==> flow/design.v <==
`timescale 1ns / 1ps
module ATDecoder(
    input [31:0] Instr,
    output [4:0] A1,
    output [4:0] A2,
    output [4:0] A3,
    output [3:0] ic
    );
	wire [5:0] OpCode, Funct;
	assign OpCode = Instr[31:26];
	assign Funct = Instr[5:0];
	assign nop = (OpCode == 6'b000000 && Funct == 6'b000000) ? 1 : 0;
	assign jr = (OpCode == 6'b000000 && Funct == 6'b001000) ? 1 : 0;
	assign jalr = (OpCode == 6'b000000 && Funct == 6'b001001) ? 1 : 0;
	assign addu = (OpCode == 6'b000000 && Funct == 6'b100001) ? 1 : 0;
	assign subu = (OpCode == 6'b000000 && Funct == 6'b100011) ? 1 : 0;
	assign slt = (OpCode == 6'b000000 && Funct == 6'b101010) ? 1 : 0;
	assign beq = (OpCode == 6'b000100) ? 1 : 0;
	assign addiu = (OpCode == 6'b001001) ? 1 : 0;
	assign ori = (OpCode == 6'b001101) ? 1 : 0;
	assign lui = (OpCode == 6'b001111) ? 1 : 0;
	assign lw = (OpCode == 6'b100011) ? 1 : 0;
	assign sw = (OpCode == 6'b101011) ? 1 : 0;
	assign j = (OpCode == 6'b000010) ? 1 : 0;
	assign jal = (OpCode == 6'b000011) ? 1 : 0;
	assign ic = (addu + subu + slt) ? 4'b0001 : 
	            (addiu + ori + lui) ? 4'b0010 :
					(lw) ? 4'b0011 :
					(sw) ? 4'b0100 :
					(beq) ? 4'b0101 :
					(j) ? 4'b0110 :
					(jr) ? 4'b0111 :
					(jal) ? 4'b1000 :
					(jalr) ? 4'b1001 :
					4'b0000;
	assign A1 = (ic == 4'b0001 || ic == 4'b0010 || ic == 4'b0011 || 
						ic == 4'b0100 || ic == 4'b0101 || ic ==4'b0111 || ic == 4'b1001) ? Instr[25:21] :
					5'b0;
	assign A2 = (ic == 4'b0001 || ic == 4'b0101 || ic == 4'b0100) ? Instr[20:16] :
					5'b0;
	assign A3 = (ic == 4'b0001 || ic == 4'b1001) ? 
						((Instr[15:11] == 5'b0) ? 5'b0 : Instr[15:11]) :
					(ic == 4'b0010 || ic == 4'b0011) ? 
						((Instr[20:16] == 5'b0) ? 5'b0 : Instr[20:16]) :
					(ic == 4'b1000) ? 5'b11111 :
					5'b0;
endmodule
`timescale 1ns / 1ps
module hazard(
    input [31:0] Instr,
    input Clk,
    input Reset,
    output StallF,
    output StallD,
    output FlushE,
    output [2:0] Forward_RS_D_Sel,
    output [2:0] Forward_RT_D_Sel,
    output [2:0] Forward_RS_E_Sel,
    output [2:0] Forward_RT_E_Sel,
    output [2:0] Forward_RT_M_Sel
    );
	wire [4:0] A1D, A2D, A3D;
	wire [3:0] icD;
	reg [4:0] A1E, A2E, A3E, A1M, A2M, A3M, A1W, A2W, A3W;
	reg [3:0] icE, icM, icW;
	wire stall;
	assign StallF = stall;
	assign StallD = stall;
	assign FlushE = stall;
	assign stall = stall_E || stall_M;
		assign stall_E = (A3E != 5'b0 && (
							  (icE == 4'b0001 && stall_E_cal_r) || 
							  (icE == 4'b0010 && stall_E_cal_i) || 
							  (icE == 4'b0011 && stall_E_load)));
			assign stall_E_cal_r = ((icD == 4'b0101 && 
												((A1D != 5'b0 && A1D == A3E) || (A2D != 5'b0 && A2D == A3E))) || 
										  (icD == 4'b0111 && 
												A1D != 5'b0 && A1D == A3E) || 
										  (icD == 4'b1001 && 
												A1D != 5'b0 && A1D == A3E));
			assign stall_E_cal_i = ((icD == 4'b0101 && 
												((A1D != 5'b0 && A1D == A3E) || (A2D != 5'b0 && A2D == A3E))) || 
										  (icD == 4'b0111 && 
												A1D != 5'b0 && A1D == A3E) || 
										  (icD == 4'b1001 && 
												A1D != 5'b0 && A1D == A3E));
			assign stall_E_load = ((icD == 4'b0101 && 
												((A1D != 5'b0 && A1D == A3E) || (A2D != 5'b0 && A2D == A3E))) ||
										 (icD == 4'b0001 && 
												(A1D == A3E || A2D == A3E)) ||
										 (icD == 4'b0010 && 
												A1D != 5'b0 && A1D == A3E) ||
										 (icD == 4'b0011 && 
												A1D != 5'b0 && A1D == A3E) ||
										 (icD == 4'b0100 && 
												A1D != 5'b0 && A1D == A3E) ||
										 (icD == 4'b0111 && 
												A1D != 5'b0 && A1D == A3E) || 
										 (icD == 4'b1001 && 
												A1D != 5'b0 && A1D == A3E));
		assign stall_M = (A3M != 5'b0 && 
							  icM == 4'b0011 && stall_M_load);
			assign stall_M_load = ((icD == 4'b0101 && 
												(A1D != 5'b0 && A1D == A3M || A2D != 5'b0 && A2D == A3M)) || 
										 (icD == 4'b0111 && 
												A1D != 5'b0 && A1D == A3M) || 
										 (icD == 4'b1001 && 
												A1D != 5'b0 && A1D == A3M));
	assign Forward_RS_D_Sel = ((A1D != 5'b0 && A3E != 5'b0 && A1D == A3E && 
												(icE == 4'b1000 || icE == 4'b1001)) ? 3'b100 :
										(A1D != 5'b0 && A3M != 5'b0 && A1D == A3M && 
												(icM == 4'b0001 || icM == 4'b0010)) ? 3'b011 :
										(A1D != 5'b0 && A3M != 5'b0 && A1D == A3M && 
												(icM == 4'b1000 || icM == 4'b1001)) ? 3'b010 :
										(A1D != 5'b0 && A3W != 5'b0 && A1D == A3W && 
												(icW == 4'b0001 || icW == 4'b0010 || icW == 4'b0011 || icW == 4'b1000 || icW == 4'b1001)) ? 3'b001 :
										3'b000);
	assign Forward_RT_D_Sel = ((A2D != 5'b0 && A3E != 5'b0 && A2D == A3E && 
												(icE == 4'b1000 || icE == 4'b1001)) ? 3'b100 :
										(A2D != 5'b0 && A3M != 5'b0 && A2D == A3M && 
												(icM == 4'b0001 || icM == 4'b0010)) ? 3'b011 :
										(A2D != 5'b0 && A3M != 5'b0 && A2D == A3M && 
												(icM == 4'b1000 || icM == 4'b1001)) ? 3'b010 :
										(A2D != 5'b0 && A3W != 5'b0 && A2D == A3W && 
												(icW == 4'b0001 || icW == 4'b0010 || icW == 4'b0011 || icW == 4'b1000 || icW == 4'b1001)) ? 3'b001 :
										3'b000);
	assign Forward_RS_E_Sel = ((A1E != 5'b0 && A3M != 5'b0 && A1E == A3M && 
												(icM == 4'b0001 || icM == 4'b0010)) ? 3'b011 :
										(A1E != 5'b0 && A3M != 5'b0 && A1E == A3M && 
												(icM == 4'b1000 || icM == 4'b1001)) ? 3'b010 :
										(A1E != 5'b0 && A3W != 5'b0 && A1E == A3W && 
												(icW == 4'b0001 || icW == 4'b0010 || icW == 4'b0011 || icW == 4'b1000 || icW == 4'b1001)) ? 3'b001 :
										3'b000);
	assign Forward_RT_E_Sel = ((A2E != 5'b0 && A3M != 5'b0 && A2E == A3M && 
												(icM == 4'b0001 || icM == 4'b0010)) ? 3'b011 :
										(A2E != 5'b0 && A3M != 5'b0 && A2E == A3M && 
												(icM == 4'b1000 || icM == 4'b1001)) ? 3'b010 :
										(A2E != 5'b0 && A3W != 5'b0 && A2E == A3W && 
												(icW == 4'b0001 || icW == 4'b0010 || icW == 4'b0011 || icW == 4'b1000 || icW == 4'b1001)) ? 3'b001 :
										3'b000);
	assign Forward_RT_M_Sel = ((A2M != 5'b0 && A3W != 5'b0 && A2M == A3W && 
												(icW == 4'b0001 || icW == 4'b0010 || icW == 4'b0011 || icW == 4'b1000 || icW == 4'b1001)) ? 3'b001 :
										3'b000);
	initial begin
		A1E = 5'b0; A2E = 5'b0; A3E = 5'b0; 
		A1M = 5'b0; A2M = 5'b0; A3M = 5'b0; 
		A1W = 5'b0; A2W = 5'b0; A3W = 5'b0; 
		icE = 4'b0; icM = 4'b0; icW = 4'b0;
	end
	always @(posedge Clk) begin
		if (Reset) begin
			A1E <= 5'b0; A2E <= 5'b0; A3E <= 5'b0; 
			A1M <= 5'b0; A2M <= 5'b0; A3M <= 5'b0; 
			A1W <= 5'b0; A2W <= 5'b0; A3W <= 5'b0; 
			icE <= 4'b0; icM <= 4'b0; icW <= 4'b0;
		end else if (stall) begin
			A1E <= 5'b0; A2E <= 5'b0; A3E <= 5'b0; 
			A1M <= A1E; A2M <= A2E; A3M <= A3E; 
			A1W <= A1M; A2W <= A2M; A3W <= A3M; 
			icE <= icD; icM <= icE; icW <= icM;
		end else begin
			A1E <= A1D; A2E <= A2D; A3E <= A3D; 
			A1M <= A1E; A2M <= A2E; A3M <= A3E; 
			A1W <= A1M; A2W <= A2M; A3W <= A3M; 
			icE <= icD; icM <= icE; icW <= icM;
		end
	end
	ATDecoder at (
    .Instr(Instr), 
    .A1(A1D), 
    .A2(A2D), 
    .A3(A3D), 
    .ic(icD)
    );
endmodule
Step by step through the tools: hazard
What the tools print for hazard, step after step.
Line numbers count from 1 in the design file above.
Cell names lack the library's common part.
{ "setup": {"top": "hazard", "clock_port": "Clk", "cell_library": "sky130hd", "corner": "tt_025C_1v80"} }

Word level
Source: Yosys, flattened and elaborated, memories not mapped. Widths are those after wreduce. Registers that Yosys merges into a memory's read port (data or address) are not register bits. Print and check cells do not count. Equal cells are merged and count once.
{ "word_totals": {"register_bits": 42, "input_bits": 34, "out_inout_bits": 18, "wordCells": 216} }
{ "classes": {"n_addsub": 4, "n_eq": 47, "mux": 44, "reduce_logical": 112} }
{ "ops": {"columns": ["operator", "count"], "rows": [
  ["1-bit logical AND", 67],
  ["5-bit == test", 11],
  ["5-bit nonzero test", 8],
  ["4-bit two-way mux", 9],
  ["5-bit two-way mux", 7],
  ["1-bit logical OR", 33],
  ["4-bit by 2-bit == test with 1-bit output with constant B", 8],
  ["4-bit == test with constant B", 8],
  ["6-bit by 4-bit == test with 1-bit output with constant B", 5],
  ["6-bit == test with constant B", 5],
  ["1-bit two-way mux", 18],
  ["4-bit by 1-bit == test with 1-bit output with constant B", 4],
  ["2-bit two-way mux", 8],
  ["4-bit by 3-bit == test with 1-bit output with constant B", 3],
  ["6-bit by 2-bit == test with 1-bit output with constant B", 2],
  ["5-bit logical NOT", 2],
  ["6-bit by 3-bit == test with 1-bit output with constant B", 1],
  ["6-bit logical NOT", 1],
  ["3-bit two-way mux", 2],
  ["1-bit adder", 4],
  ["2-bit OR reduction", 1]
]} }

Longest topological paths
Yosys ltp: most cells in a row. Word level: on the elaborated netlist, between registers, memories and ports. Mapped: between sequential cells and ports; inverters and the memories' decode and read muxes count.
{ "depth": {"word_depth": 35, "abc_area": 0, "mapped_depth": 10, "depth_no_buf": 7} }

Synthesis result
Source: synth_stat.txt of the flow (Yosys; design flattened, memories mapped). It holds for the ABC_AREA given above (unset counts as 0); a run with the other value may have another netlist.
Totals and module areas in this step are rounded.
{ "synth_totals": {"cells": 369, "area_um2": 3013, "sequential_area_um2": 840.8, "flip_flops": 42, "buffers": 35} }
{ "types": {"columns": ["cell_type", "count", "type_area_um2"], "rows": [
  ["dfxtp_1", 42, 840.806],
  ["xnor2_1", 25, 218.96],
  ["xor2_1", 16, 140.134],
  ["nor2_1", 34, 127.622],
  ["a211oi_2", 9, 112.608],
  ["nor2b_1", 18, 112.608],
  ["o21ai_0", 18, 90.086],
  ["clkbuf_1", 23, 86.333],
  ["a211oi_1", 11, 82.579],
  ["or4_1", 9, 67.565],
  ["a21oi_1", 13, 65.062],
  ["nor3_1", 12, 60.058],
  ["nand3b_1", 7, 52.55],
  ["nor4_1", 8, 50.048],
  ["inv_1", 13, 48.797],
  ["buf_4", 6, 45.043],
  ["a221oi_1", 5, 43.792],
  ["o22ai_1", 6, 37.536]
]} }
Other cell types: 43; their cells: 94.
By module: a second synthesis without flattening, with its own total; a netlist apart from the flattened one above.
{ "unflattened": {"cells_unflattened": 304, "area_unflattened_um2": 2649} }
Each row is one instance without its submodules.
{ "modules": {"columns": ["module", "n_inst", "n_cells", "area_um2", "seq_area_um2"], "rows": [
  ["hazard", 1, 253, 2287, 840.8],
  ["ATDecoder", 1, 51, 361.6, 0.0]
]} }

Timing after synthesis
Source: OpenSTA report_checks on the synthesized netlist (no wires, ideal clock, input and output delay 20% of the period each), path of least setup slack; recovery checks are left aside. Register names are those of the netlist, which keeps one name where synthesis merged equal registers.
{ "synth_path": {"kind": "in2out", "from": "input port Instr[0]", "to": "output port StallD", "tclk_ps": 3980, "in_delay_ps": 796, "out_delay_ps": 796, "launch_ps": 796, "t_arrival_ps": 2749, "t_required_ps": 3184, "slack_ps": 435, "path_delay_ps": 1953, "path_stages": 10, "n_path_buf": 3, "synth_period_reached_ps": 3545} }
"path_delay_ps" is the arrival time less input delay plus setup time.
A path that ends at an output port has no setup time.
"path_stages": output pins that drive a net of the path, with the launching flip-flop's if there is one; two outputs of one cell count as two.
"synth_period_reached_ps" = period - worst setup slack (recovery checks aside). The figure is calculated, with input and output delays left at 20% of the set period.
The rows between start and end are the longest chain of elaborated cells between them; the timing report does not say that the signal goes this way. Where chains are equally long, one stands for them.
A line is the first line of the expression or statement that the cell stems from. Yosys adds cells for indexed reads and writes and turns some case tables into memories.
{ "synth_via": {"path_cell_list": "and3b_1 a211oi_1 nor2_2 or4_1 o311a_1 and4_1 buf_6 buf_6 a21o_1 buf_4", "elab_chain_cells": 34, "cone_cells": 89, "classes_between": "add/sub (2); eq/ne (16); mux (16); reduce/logical (55)"} }
{ "synth_lines": {"columns": ["item", "line_no", "text"], "rows": [
  ["from (decl)", 50, "input [31:0] Instr,"],
  ["6-bit by 4-bit == test with 1-bit output", 14, "assign jalr = (OpCode == 6'b000000 && Funct == 6'b001001) ? 1 : 0;"],
  ["1-bit logical AND", 14, null],
  ["1-bit two-way mux", 14, null],
  ["4-bit two-way mux", 34, "(jalr) ? 4'b1001 :"],
  ["4-bit two-way mux", 33, "(jal) ? 4'b1000 :"],
  ["4-bit two-way mux", 32, "(jr) ? 4'b0111 :"],
  ["4-bit two-way mux", 31, "(j) ? 4'b0110 :"],
  ["[... 15 more ...]", null, null],
  ["1-bit logical OR", 88, "((A1D != 5'b0 && A1D == A3E) || (A2D != 5'b0 && A2D == A3E))) ||"],
  ["1-bit logical AND", 87, "assign stall_E_load = ((icD == 4'b0101 &&"],
  ["1-bit logical OR (6 in a row)", 87, null],
  ["1-bit logical AND", 74, "(icE == 4'b0011 && stall_E_load)));"],
  ["1-bit logical OR", 72, "(icE == 4'b0001 && stall_E_cal_r) ||"],
  ["1-bit logical AND", 71, "assign stall_E = (A3E != 5'b0 && ("],
  ["1-bit logical OR", 70, "assign stall = stall_E || stall_M;"],
  ["to (decl)", 54, "output StallD,"]
]} }
Some nets on the timed path still bear RTL names; the line given drives or declares the net.
{ "synth_nets": {"columns": ["signal", "line_no"], "rows": [
  ["FlushE", 70]
]} }

Path in the finished layout
From the final timing report of record 1: the path of least setup slack in the routed layout; clock arrival at registers is part of the times.
The report prints the path's times to 10 ps; the period is as set.
{ "layout_path": {"kind": "in2out", "from": "input port Instr[27]", "to": "output port Forward_RT_D_Sel[0]", "tclk_ps": 6030, "in_delay_ps": 1210, "out_delay_ps": 1210, "launch_ps": 1210, "t_arrival_ps": 4470, "t_required_ps": 4820, "slack_ps": 360, "path_stages": 8, "n_path_buf": 2} }
The rows between start and end are the longest chain of elaborated cells between them; the timing report does not say that the signal goes this way. Where chains are equally long, one stands for them.
{ "layout_via": {"path_cell_list": "clkdlybuf4s50_1 nor4_1 o211ai_1 o21a_1 or4_1 or2_2 a21oi_1 clkdlybuf4s50_1", "elab_chain_cells": 24, "cone_cells": 64, "classes_between": "add/sub (4); eq/ne (14); mux (27); reduce/logical (19)"} }
{ "layout_lines": {"columns": ["item", "line_no", "text"], "rows": [
  ["from (decl)", 50, "input [31:0] Instr,"],
  ["6-bit logical NOT", 14, "assign jalr = (OpCode == 6'b000000 && Funct == 6'b001001) ? 1 : 0;"],
  ["1-bit logical AND", 14, null],
  ["1-bit two-way mux", 14, null],
  ["4-bit two-way mux", 34, "(jalr) ? 4'b1001 :"],
  ["4-bit two-way mux", 33, "(jal) ? 4'b1000 :"],
  ["4-bit two-way mux", 32, "(jr) ? 4'b0111 :"],
  ["4-bit two-way mux", 31, "(j) ? 4'b0110 :"],
  ["[... 8 more ...]", null, null],
  ["5-bit two-way mux", 39, "assign A2 = (ic == 4'b0001 || ic == 4'b0101 || ic == 4'b0100) ? Instr[20:16] :"],
  ["5-bit nonzero test", 124, "(A2D != 5'b0 && A3W != 5'b0 && A2D == A3W &&"],
  ["1-bit logical AND (3 in a row)", 124, null],
  ["1-bit two-way mux", 124, null],
  ["2-bit two-way mux", 122, "(A2D != 5'b0 && A3M != 5'b0 && A2D == A3M &&"],
  ["2-bit two-way mux", 120, "(A2D != 5'b0 && A3M != 5'b0 && A2D == A3M &&"],
  ["3-bit two-way mux", 118, "assign Forward_RT_D_Sel = ((A2D != 5'b0 && A3E != 5'b0 && A2D == A3E &&"],
  ["to (decl)", 57, "output [2:0] Forward_RT_D_Sel,"]
]} }

Lab notebook: hazard

Measured data: module hazard, platform sky130hd, 2 stored runs of the flow under differing settings, order arbitrary. Input and output delays are each 20% of the period that was set; the output load is 0.01 pF.
By "period_reached_ps" is meant the clock period of the run minus its worst setup slack. This is arithmetic on one report: input and output delays are still those of the set period (20% each).
"timing.worst_path_ps" means the part of the period allowed to the worst setup path (the constraints hold back 20% at inputs and 20% at outputs) less its slack; where the path has registers, the arrival times of their clocks count too.
"design_power_mw" rests on the timing tool's default activity at the inputs, not on a simulated workload.
"timing.worst_path_ps" is given in steps of 10 ps.
Values from the reports are rounded here.

Record 1
==> flow/run.sh <==
#!/bin/bash
# the make line also repeats the synthesis and layout settings of config.mk as NAME=value (left out here)
make -C /OpenROAD-flow-scripts/flow DESIGN_CONFIG=/design/flow/config.mk WORK_HOME=/design/flow/orfs CLKGATE_MAP_FILE= finish
==> flow/config.mk <==
export PLATFORM = sky130hd
export DESIGN_NAME = hazard
export DESIGN_NICKNAME = hazard
export VERILOG_FILES = /design/flow/design.v
export SDC_FILE = /design/flow/constraint.sdc
export NUM_CORES = 4
export LEC_CHECK = 0
export CAP_MARGIN = 20
export CORE_MARGIN = 2
export CORE_UTILIZATION = 23
export GPL_TIMING_DRIVEN = 1
export HOLD_SLACK_MARGIN = 0.24
export PLACE_DENSITY_LB_ADDON = 0.19
export SETUP_SLACK_MARGIN = 0.14
export SLEW_MARGIN = 20
==> flow/constraint.sdc <==
create_clock -name core_clock -period 6.03 [get_ports {Clk}]
set_input_delay 1.2060 -clock core_clock [delete_from_list [all_inputs] [get_ports {Clk}]]
set_output_delay 1.2060 -clock core_clock [all_outputs]
set_load 0.01 [all_outputs]

==> results of record 1, as JSON <==
{
  "timing.worst_path_ps": 3260,
  "worst_setup_path_type": "in2out",
  "design_power_mw": 0.6960,
  "yosys_chip_area_um2": 3013,
  "ws_setup_ps": 355,
  "period_reached_ps": 5675,
  "design_die_area_um2": 14030,
  "final_hold_ws_ps": 497,
  "finish.stdcell_area_um2": 3734,
  "post_route_util_pct": 29.3,
  "timing.setup.tns_ps": 0
}

Record 2
==> flow/run.sh <==
#!/bin/bash
# the make line also repeats the synthesis and layout settings of config.mk as NAME=value (left out here)
make -C /OpenROAD-flow-scripts/flow DESIGN_CONFIG=/design/flow/config.mk WORK_HOME=/design/flow/orfs CLKGATE_MAP_FILE= finish
==> flow/config.mk <==
export PLATFORM = sky130hd
export DESIGN_NAME = hazard
export DESIGN_NICKNAME = hazard
export VERILOG_FILES = /design/flow/design.v
export SDC_FILE = /design/flow/constraint.sdc
export NUM_CORES = 4
export LEC_CHECK = 0
export CAP_MARGIN = 20
export CELL_PAD_IN_SITES_DETAIL_PLACEMENT = 1
export CORE_MARGIN = 6
export CORE_UTILIZATION = 47
export CTS_CLUSTER_DIAMETER = 312
export CTS_CLUSTER_SIZE = 54
export HOLD_SLACK_MARGIN = -0.01
export PLACE_DENSITY_LB_ADDON = 0.3
export SLEW_MARGIN = 30
export TNS_END_PERCENT = 45
==> flow/constraint.sdc <==
create_clock -name core_clock -period 6.41 [get_ports {Clk}]
set_input_delay 1.2820 -clock core_clock [delete_from_list [all_inputs] [get_ports {Clk}]]
set_output_delay 1.2820 -clock core_clock [all_outputs]
set_load 0.01 [all_outputs]

==> results of record 2, as JSON <==
{
  "timing.worst_path_ps": 3370,
  "worst_setup_path_type": "in2out",
  "design_power_mw": 0.5754,
  "yosys_chip_area_um2": 3013,
  "ws_setup_ps": 472,
  "period_reached_ps": 5938,
  "design_die_area_um2": 8476,
  "final_hold_ws_ps": 499,
  "finish.stdcell_area_um2": 3516,
  "post_route_util_pct": 58.0,
  "timing.setup.tns_ps": 0
}
