==> flow/design.v <==
`timescale 1ns / 1ps
module ctrl(
    input [5:0] OpCode,
    input [5:0] Funct,
	 output [1:0] NPC_Sel,
	 output NPCOp,
    output [1:0] ExtOp,
	 output ALUSrc,
    output [2:0] ALUOp,
	 output MemWrite,
	 output [1:0] RegDst,
	 output [1:0] DataSrc,
    output RegWrite
    );
	assign nop = (OpCode == 6'b000000 && Funct == 6'b000000) ? 1 : 0;
	assign jr = (OpCode == 6'b000000 && Funct == 6'b001000) ? 1 : 0;
	assign jalr = (OpCode == 6'b000000 && Funct == 6'b001001) ? 1 : 0;
	assign addu = (OpCode == 6'b000000 && Funct == 6'b100001) ? 1 : 0;
	assign subu = (OpCode == 6'b000000 && Funct == 6'b100011) ? 1 : 0;
	assign slt = (OpCode == 6'b000000 && Funct == 6'b101010) ? 1 : 0;
	assign beq = (OpCode == 6'b000100) ? 1 : 0;
	assign addiu = (OpCode == 6'b001001) ? 1 : 0;
	assign ori = (OpCode == 6'b001101) ? 1 : 0;
	assign lui = (OpCode == 6'b001111) ? 1 : 0;
	assign lw = (OpCode == 6'b100011) ? 1 : 0;
	assign sw = (OpCode == 6'b101011) ? 1 : 0;
	assign j = (OpCode == 6'b000010) ? 1 : 0;
	assign jal = (OpCode == 6'b000011) ? 1 : 0;
	assign NPC_Sel = (nop + addu + subu + slt + addiu + ori + lui + lw + sw) ? 2'b00 :
	                 (j + jal) ? 2'b01 :
						  (beq) ? 2'b10 :
						  (jr + jalr) ? 2'b11 :
						  2'bxx;
	assign NPCOp = (j + jal) ? 1'b1 :
	               (beq) ? 1'b0 :
						1'bx;
	assign ExtOp = (ori) ? 2'b00 :
	               (addiu + lw + sw) ? 2'b01 :
						(lui) ? 2'b10 :
						2'bxx;
	assign ALUSrc = (jr + jalr + addu + subu + slt + beq) ? 1'b0 :
	                (addiu + ori + lui + lw + sw) ? 1'b1 :
						 1'bx;
	assign ALUOp = (addu + addiu + lw + sw) ? 3'b001 :
	               (subu + beq) ? 3'b010 :
						(jr + jalr + ori) ? 3'b100 :
						(slt) ? 3'b110 :
						(lui) ? 3'b111 :
						3'bxxx;
	assign MemWrite = (nop + jr + jalr + addu + subu + slt + beq + addiu + ori + lui + lw + j + jal) ? 1'b0 :
	                  (sw) ? 1'b1 :
							1'bx;
	assign RegDst = (addu + subu + slt) ? 2'b00 :
	                (addiu + ori + lui + lw) ? 2'b01 :
						 (jalr + jal) ? 2'b10 :
						 2'bxx;
	assign DataSrc = (addu + subu + slt + addiu + ori + lui) ? 2'b00 :
	                 (lw) ? 2'b01 :
						  (jalr + jal) ? 2'b10 :
						  2'bxx;
	assign RegWrite = (nop + jr + beq + sw + j) ? 1'b0 :
	                  (jalr + addu + subu + slt + addiu + ori + lui + lw + jal) ? 1'b1 :
							1'bx;
endmodule
`timescale 1ns / 1ps
module D(
    input [31:0] IRD,
    input [31:0] PC4D,
    input Clk,
    input Reset,
    input FlushE,
    input [2:0] Forward_RS_D_Sel,
    input [2:0] Forward_RT_D_Sel,
    input [31:0] PC4fromE,
    input [31:0] AO,
    input [31:0] PC4fromM,
    input [31:0] MUX_RF_WD_OUT,
    output Branch,
    output [1:0] NPC_Sel,
    output [31:0] NPC,
	 output [31:0] MF_RS_D_OUT,
    output reg [31:0] IRE,
    output reg [31:0] PC4E,
    output reg [31:0] RSE,
    output reg [31:0] RTE,
    output reg [31:0] EXTE,
    input [4:0] MUX_RF_A3_OUT,
    input We
    );
	wire [31:0] Rd1, Rd2, Ext, MF_RS_D_OUT, MF_RT_D_OUT;
	wire [1:0] ExtOp;
	wire NPCOp;
	initial begin
		IRE = 32'b0;
		PC4E = 32'b0;
		RSE = 32'b0;
		RTE = 32'b0;
		EXTE = 32'b0;
	end
	always @(posedge Clk) begin
		if (Reset == 1'b1 || FlushE == 1) begin
			IRE = 32'b0;
			PC4E = 32'b0;
			RSE = 32'b0;
			RTE = 32'b0;
			EXTE = 32'b0;
		end else begin
			IRE = IRD;
			PC4E = PC4D;
			RSE = MF_RS_D_OUT;
			RTE = MF_RT_D_OUT;
			EXTE = Ext;
		end
	end
	ctrl controllerD (
    .OpCode(IRD[31:26]), 
    .Funct(IRD[5:0]), 
    .NPC_Sel(NPC_Sel), 
	 .NPCOp(NPCOp),
    .ExtOp(ExtOp)
    );
	grf GRFD (
    .A1(IRD[25:21]), 
    .A2(IRD[20:16]), 
    .A3(MUX_RF_A3_OUT), 
    .Wd(MUX_RF_WD_OUT), 
    .We(We), 
    .Clk(Clk), 
    .Reset(Reset), 
    .Rd1(Rd1), 
    .Rd2(Rd2)
    );
	cmp CMPD (
    .Rd1(MF_RS_D_OUT), 
    .Rd2(MF_RT_D_OUT), 
    .OpCode(IRD[31:26]), 
    .Branch(Branch)
    );
	npc NPCD (
    .PC4(PC4D), 
    .I26(IRD[25:0]), 
    .NPCOp(NPCOp), 
    .NPC(NPC)
    );
	ext EXTD (
    .ExtOp(ExtOp), 
    .Imm(IRD[15:0]), 
    .Ext(Ext)
    );
	mf MF_RS_D (
    .PC4E(PC4fromE), 
    .AO(AO), 
    .PC4M(PC4fromM), 
    .Wd(MUX_RF_WD_OUT), 
    .Rd(Rd1), 
    .Forward_Sel(Forward_RS_D_Sel), 
    .MF_OUT(MF_RS_D_OUT)
    );
	mf MF_RT_D (
    .PC4E(PC4fromE), 
    .AO(AO), 
    .PC4M(PC4fromM), 
    .Wd(MUX_RF_WD_OUT), 
    .Rd(Rd2), 
    .Forward_Sel(Forward_RT_D_Sel), 
    .MF_OUT(MF_RT_D_OUT)
    );
endmodule
`timescale 1ns / 1ps
module cmp(
    input [31:0] Rd1,
    input [31:0] Rd2,
    input [5:0] OpCode,
    output Branch
    );
	assign Branch = ((OpCode == 6'b000100 && Rd1 == Rd2) 
	                ) ? 1 : 0;
endmodule
`timescale 1ns / 1ps
module ext(
    input [1:0] ExtOp,
    input [15:0] Imm,
    output reg [31:0] Ext
    );
	always @(*) begin
		case (ExtOp)
			2'b00: begin
				Ext = {16'b0, Imm};
			end
			2'b01: begin
				Ext = {{16{Imm[15]}}, Imm};
			end
			2'b10: begin
				Ext = {Imm, 16'b0};
			end
			2'b11: begin
				Ext = 32'b0;
			end
		endcase
	end
endmodule
`timescale 1ns / 1ps
module grf(
    input [4:0] A1,
    input [4:0] A2,
    input [4:0] A3,
    input [31:0] Wd,
    input We,
    input Clk,
    input Reset,
    output [31:0] Rd1,
    output [31:0] Rd2
    );
	reg [31:0] generalRegister[31:0];
	integer i;
	initial begin
		for(i=0; i<32; i=i+1) begin
			generalRegister[i] = 0;
		end
	end
	assign Rd1 = generalRegister[A1];
	assign Rd2 = generalRegister[A2];
	always @(posedge Clk) begin
		if (Reset) begin
			for(i=0; i<32; i=i+1) begin
				generalRegister[i] = 0;
			end
		end else begin
			if (We == 1 && A3 != 0) begin
				generalRegister[A3] = Wd;
			end
		end
	end
endmodule
`timescale 1ns / 1ps
module npc(
    input [31:0] PC4,
    input [25:0] I26,
    input NPCOp,
    output [31:0] NPC
    );
	assign NPC = (NPCOp == 1'b1) ? {PC4[31:28], I26[25:0], 2'b00} :
											 PC4 + {{14{I26[15]}}, I26[15:0], 2'b00};
endmodule
`timescale 1ns / 1ps
module mf(
    input [31:0] PC4E,
    input [31:0] AO,
    input [31:0] PC4M,
    input [31:0] Wd,
    input [31:0] Rd,
    input [2:0] Forward_Sel,
    output [31:0] MF_OUT
    );
	assign MF_OUT = (Forward_Sel == 3'b100) ? (PC4E+4) : 
	                (Forward_Sel == 3'b011) ? AO : 
						 (Forward_Sel == 3'b010) ? (PC4M+4) : 
						 (Forward_Sel == 3'b001) ? Wd : 
						 (Forward_Sel == 3'b000) ? Rd : 
						 3'bxxx; 
endmodule
From RTL to reports: D --
What the tools print for D, step after step. Lines are those of the file above, counted from 1. A cell with n/a has no value.
Inputs: top D, clock Clk, library sky130hd, library corner tt_025C_1v80

Word-level counts --
Source: Yosys, flattened and elaborated, memories not mapped. Widths are those after wreduce; folded enables and synchronous resets count as part of the registers. Registers that Yosys merges into a memory's read port (data or address) are not register bits. Print and check cells do not count. Equal cells are merged and count once. Memory sizes are those after Yosys's memory passes, which may raise the word count (mostly to a power of two), join words into wider ones and drop unused or constant bits.
Cells by class: add/subtract/negate cells 15, equal/unequal tests 25, mux-type cells 43, reductions and logical operators 15
Operator list (number):
- 32-bit two-way mux | 13
- 32-bit case mux with 4-bit select | 1
- 32-bit by 3-bit adder with 32-bit output with constant B | 2
- 32-bit adder | 1
- 32-bit == test | 1
- 6-bit by 4-bit == test with 1-bit output with constant B | 5
- 6-bit == test with constant B | 5
- 1-bit two-way mux | 20
- 2-bit two-way mux | 7
- 1-bit adder | 12
- 3-bit by 2-bit == test with 1-bit output with constant B | 4
- 6-bit by 2-bit == test with 1-bit output with constant B | 2
- 6-bit zero test | 2
- 5-bit two-way mux | 2
- 1-bit logical AND | 8
- 3-bit by 1-bit == test with 1-bit output with constant B | 2
- 3-bit == test with constant B | 2
- 3-bit zero test | 2
- 6-bit by 3-bit == test with 1-bit output with constant B | 1
- 5-bit nonzero test | 1
- 2-bit == test with constant B | 2
- 2-bit by 1-bit == test with 1-bit output with constant B | 1
- 2-bit zero test | 1
- 1-bit logical OR | 1
Word-level totals: register bits after elaboration 160, RAM bits 1024, memories 1, input bits 207, cells after elaboration 104
Memories:
- GRFD.generalRegister | depth 32, bits a word 32, line 214 | reg [31:0] generalRegister[31:0];

Longest topological paths --
Yosys ltp: most cells in a row. Word level: on the elaborated netlist, between registers, memories and ports. Mapped: between sequential cells and ports; inverters and the memories' decode and read muxes count.
Logic depth: word-level depth 12, ABC_AREA 0, depth in mapped cells 15, mapped depth without buffers 13

Synthesis result --
Yosys stat after the flow's synthesis: flattened, memories mapped to cells. It holds for the ABC_AREA given above (unset counts as 0); a run with the other value may have another netlist. Totals and module areas in this step are rounded.
Cell types:
- sky130_fd_sc_hd__edfxtp_1 | number 1024, total area 3.07E+04 um^2
- sky130_fd_sc_hd__mux4_2 | number 517, total area 1.16E+04 um^2
- sky130_fd_sc_hd__and2_1 | number 990, total area 6193.44 um^2
- sky130_fd_sc_hd__dfxtp_1 | number 160, total area 3.2E+03 um^2
- sky130_fd_sc_hd__clkbuf_1 | number 303, total area 1.14E+03 um^2
- sky130_fd_sc_hd__mux2i_1 | number 97, total area 970.931 um^2
- sky130_fd_sc_hd__nor2_1 | number 213, total area 799.517 um^2
- sky130_fd_sc_hd__nor3_1 | number 142, total area 710.682 um^2
- sky130_fd_sc_hd__nand2_1 | number 166, total area 623.098 um^2
- sky130_fd_sc_hd__a21oi_1 | number 124, total area 620.595 um^2
- sky130_fd_sc_hd__xnor2_1 | number 58, total area 507.987 um^2
- sky130_fd_sc_hd__xor2_1 | number 53, total area 464.195 um^2
- sky130_fd_sc_hd__a22oi_1 | number 61, total area 457.939 um^2
- sky130_fd_sc_hd__o22ai_1 | number 65, total area 406.64 um^2
- sky130_fd_sc_hd__o21ai_0 | number 81, total area 405.389 um^2
- sky130_fd_sc_hd__ha_1 | number 31, total area 387.872 um^2
- sky130_fd_sc_hd__nand3_1 | number 67, total area 335.322 um^2
- sky130_fd_sc_hd__buf_4 | number 44, total area 330.317 um^2
Not listed: further types 71, cells in them 585.
Mapped netlist: standard cells after synthesis 4781, chip area (Yosys) 64200 um^2, sequential area 34000 um^2, flip-flop cells 1184, buffer cells 454
By module: a second synthesis without flattening, with its own total; a netlist apart from the flattened one above.
Second synthesis, totals: cell total of the unflattened synthesis 6082, area total of the unflattened synthesis 69300 um^2
Rows give one instance, submodules left out.
By module:
- grf | times used 1, cells 4605, area 56300 um^2, sequential area 30700 um^2
- D | times used 1, cells 356, area 5230 um^2, sequential area 3200 um^2
- mf | times used 2, cells 354, area 2410 um^2, sequential area 0.0 um^2
- npc | times used 1, cells 264, area 1830 um^2, sequential area 0.0 um^2
- ctrl | times used 1, cells 64, area 444 um^2, sequential area 0.0 um^2
- cmp | times used 1, cells 45, area 382 um^2, sequential area 0.0 um^2
- ext | times used 1, cells 40, area 292 um^2, sequential area 0.0 um^2

Worst setup path after synthesis --
Source: OpenSTA report_checks on the synthesized netlist (no wires, ideal clock, input and output delay 20% of the period each), path of least setup slack; recovery checks are left aside. Register names are those of the netlist, which keeps one name where synthesis merged equal registers.
Timing path after synthesis: kind input to output, from in IRD[21], to out Branch, period 6130 ps, input delay 1226 ps, external output delay 1226 ps, launch time at the first pin 1226 ps, arrival 4025 ps, data required time 4904 ps, slack 879 ps, delay of the path 2799 ps, stages 12, synthesis period reached 5251 ps
"delay of the path" is the arrival time less input delay plus setup time. At an output port there is no setup time. "stages" counts driving pins, that of a launching flip-flop among them; a cell with two outputs on the path counts twice. "synthesis period reached" = period - worst setup slack (recovery checks aside). The figure is calculated, with input and output delays left at 20% of the set period. Between the ends stands the longest chain of elaborated cells between them, by number of cells; it is not shown to be the way that was timed. Of several equally long chains one is given. A line is the first line of the expression or statement that the cell stems from. Yosys adds cells for indexed reads and writes and turns some case tables into memories. A memory read counts as a cell of the chain, while the word-level depth stops at memories.
Between the ends, after synthesis: path through sky130_fd_sc_hd__buf_6 > sky130_fd_sc_hd__buf_2 > sky130_fd_sc_hd__buf_6 > sky130_fd_sc_hd__buf_6 > sky130_fd_sc_hd__mux4_2 > sky130_fd_sc_hd__mux2_2 > sky130_fd_sc_hd__o221ai_1 > sky130_fd_sc_hd__o221ai_1 > sky130_fd_sc_hd__xor2_1 > sky130_fd_sc_hd__nor4_1 > sky130_fd_sc_hd__nand4_1 > sky130_fd_sc_hd__nor3_2, length of the longest elaborated chain 9
RTL lines, path after synthesis:
- start, declared | line 67 | input [31:0] IRD,
- memory 32 x 32 bit | line 214 | reg [31:0] generalRegister[31:0];
- 32-bit two-way mux | line 259 | (Forward_Sel == 3'b000) ? Rd :
- 32-bit two-way mux | line 258 | (Forward_Sel == 3'b001) ? Wd :
- 32-bit two-way mux | line 257 | (Forward_Sel == 3'b010) ? (PC4M+4) :
- 32-bit two-way mux | line 256 | (Forward_Sel == 3'b011) ? AO :
- 32-bit two-way mux | line 255 | assign MF_OUT = (Forward_Sel == 3'b100) ? (PC4E+4) :
- 32-bit == test | line 176 | assign Branch = ((OpCode == 6'b000100 && Rd1 == Rd2)
- 1-bit logical AND | line 176
- 1-bit two-way mux | line 176
- end, declared | line 78 | output Branch,
Some nets on the timed path still bear RTL names; the line given drives or declares the net.
Nets with RTL names, path after synthesis (line):
- MF_RS_D_OUT[3] | 255

Timing after layout --
Path of least setup slack in the final report of flow run A (OpenROAD, finished layout, wires in). Where an end is a register, its clock arrival counts in the times. The path's times are printed in steps of 10 ps; the period is the one set.
Timing path after layout: kind input to output, from in IRD[18], to out Branch, period 4860 ps, input delay 970 ps, external output delay 970 ps, launch time at the first pin 970 ps, arrival 4980 ps, data required time 3890 ps, slack -1090 ps, stages 14
Between the ends stands the longest chain of elaborated cells between them, by number of cells; it is not shown to be the way that was timed. Of several equally long chains one is given. A memory read counts as a cell of the chain, while the word-level depth stops at memories.
Between the ends, after layout: path through sky130_fd_sc_hd__buf_4 > sky130_fd_sc_hd__buf_12 > sky130_fd_sc_hd__buf_4 > sky130_fd_sc_hd__nand2_1 > sky130_fd_sc_hd__buf_4 > sky130_fd_sc_hd__o22ai_1 > sky130_fd_sc_hd__a2111oi_4 > sky130_fd_sc_hd__a211oi_4 > sky130_fd_sc_hd__xnor2_4 > sky130_fd_sc_hd__nor3_4 > sky130_fd_sc_hd__nand4_1 > sky130_fd_sc_hd__nor3_4 > sky130_fd_sc_hd__buf_6 > sky130_fd_sc_hd__buf_6, length of the longest elaborated chain 9
RTL lines, path after layout:
- start, declared | line 67 | input [31:0] IRD,
- memory 32 x 32 bit | line 214 | reg [31:0] generalRegister[31:0];
- 32-bit two-way mux | line 259 | (Forward_Sel == 3'b000) ? Rd :
- 32-bit two-way mux | line 258 | (Forward_Sel == 3'b001) ? Wd :
- 32-bit two-way mux | line 257 | (Forward_Sel == 3'b010) ? (PC4M+4) :
- 32-bit two-way mux | line 256 | (Forward_Sel == 3'b011) ? AO :
- 32-bit two-way mux | line 255 | assign MF_OUT = (Forward_Sel == 3'b100) ? (PC4E+4) :
- 32-bit == test | line 176 | assign Branch = ((OpCode == 6'b000100 && Rd1 == Rd2)
- 1-bit logical AND | line 176
- 1-bit two-way mux | line 176
- end, declared | line 78 | output Branch,

Design D on sky130hd. What follows are 2 stored runs of the flow, each under its own settings; their order means nothing. The constraints put input and output delay at 20% of the set period each and load the outputs with 0.01 pF.
"period reached" is the run's clock period less its worst setup slack. It is reckoned from that one timing run; input and output delays stay at 20% of the period that was set.
By "time on the worst setup path" is meant the share of the clock period that the worst setup path is allowed (20% is reserved at inputs, 20% at outputs), minus its slack. Clock arrival times at its registers enter into it.
"time on the worst setup path" is given in steps of 10 ps.
Measured values are rounded.

[flow run A] flow files
==> flow/run.sh <==
#!/bin/bash
# the make line also repeats the synthesis and layout settings of config.mk as NAME=value (left out here)
make -C /OpenROAD-flow-scripts/flow DESIGN_CONFIG=/design/flow/config.mk WORK_HOME=/design/flow/orfs CLKGATE_MAP_FILE= finish
==> flow/config.mk <==
export PLATFORM = sky130hd
export DESIGN_NAME = D
export DESIGN_NICKNAME = D
export VERILOG_FILES = /design/flow/design.v
export SDC_FILE = /design/flow/constraint.sdc
export NUM_CORES = 4
export LEC_CHECK = 0
export CAP_MARGIN = 10
export CELL_PAD_IN_SITES_DETAIL_PLACEMENT = 0
export CORE_ASPECT_RATIO = 0.75
export CORE_MARGIN = 3
export CORE_UTILIZATION = 53
export CTS_CLUSTER_DIAMETER = 208
export GPL_ROUTABILITY_DRIVEN = 1
export MIN_ROUTING_LAYER = met1
export SLEW_MARGIN = 20
==> flow/constraint.sdc <==
create_clock -name core_clock -period 4.86 [get_ports {Clk}]
set_input_delay 0.9720 -clock core_clock [delete_from_list [all_inputs] [get_ports {Clk}]]
set_output_delay 0.9720 -clock core_clock [all_outputs]
set_load 0.01 [all_outputs]

[flow run A] result: chip area after synthesis (Yosys) 64200 um^2; overall die area 125000 um^2; post-layout utilization 0.7; setup slack of the worst path -1090 ps; period reached 5948 ps; time on the worst setup path 4000 ps; kind of the worst setup path input to output

[flow run B] flow files
==> flow/run.sh <==
#!/bin/bash
# the make line also repeats the synthesis and layout settings of config.mk as NAME=value (left out here)
make -C /OpenROAD-flow-scripts/flow DESIGN_CONFIG=/design/flow/config.mk WORK_HOME=/design/flow/orfs CLKGATE_MAP_FILE= finish
==> flow/config.mk <==
export PLATFORM = sky130hd
export DESIGN_NAME = D
export DESIGN_NICKNAME = D
export VERILOG_FILES = /design/flow/design.v
export SDC_FILE = /design/flow/constraint.sdc
export NUM_CORES = 4
export LEC_CHECK = 0
export CAP_MARGIN = 20
export CORE_MARGIN = 2
export CORE_UTILIZATION = 40
export SLEW_MARGIN = 20
==> flow/constraint.sdc <==
create_clock -name core_clock -period 3.04 [get_ports {Clk}]
set_input_delay 0.6080 -clock core_clock [delete_from_list [all_inputs] [get_ports {Clk}]]
set_output_delay 0.6080 -clock core_clock [all_outputs]
set_load 0.01 [all_outputs]

[flow run B] result: chip area after synthesis (Yosys) 64200 um^2; overall die area 164000 um^2; post-layout utilization 0.552; setup slack of the worst path -1800 ps; period reached 4838 ps; time on the worst setup path 4230 ps; kind of the worst setup path register to output
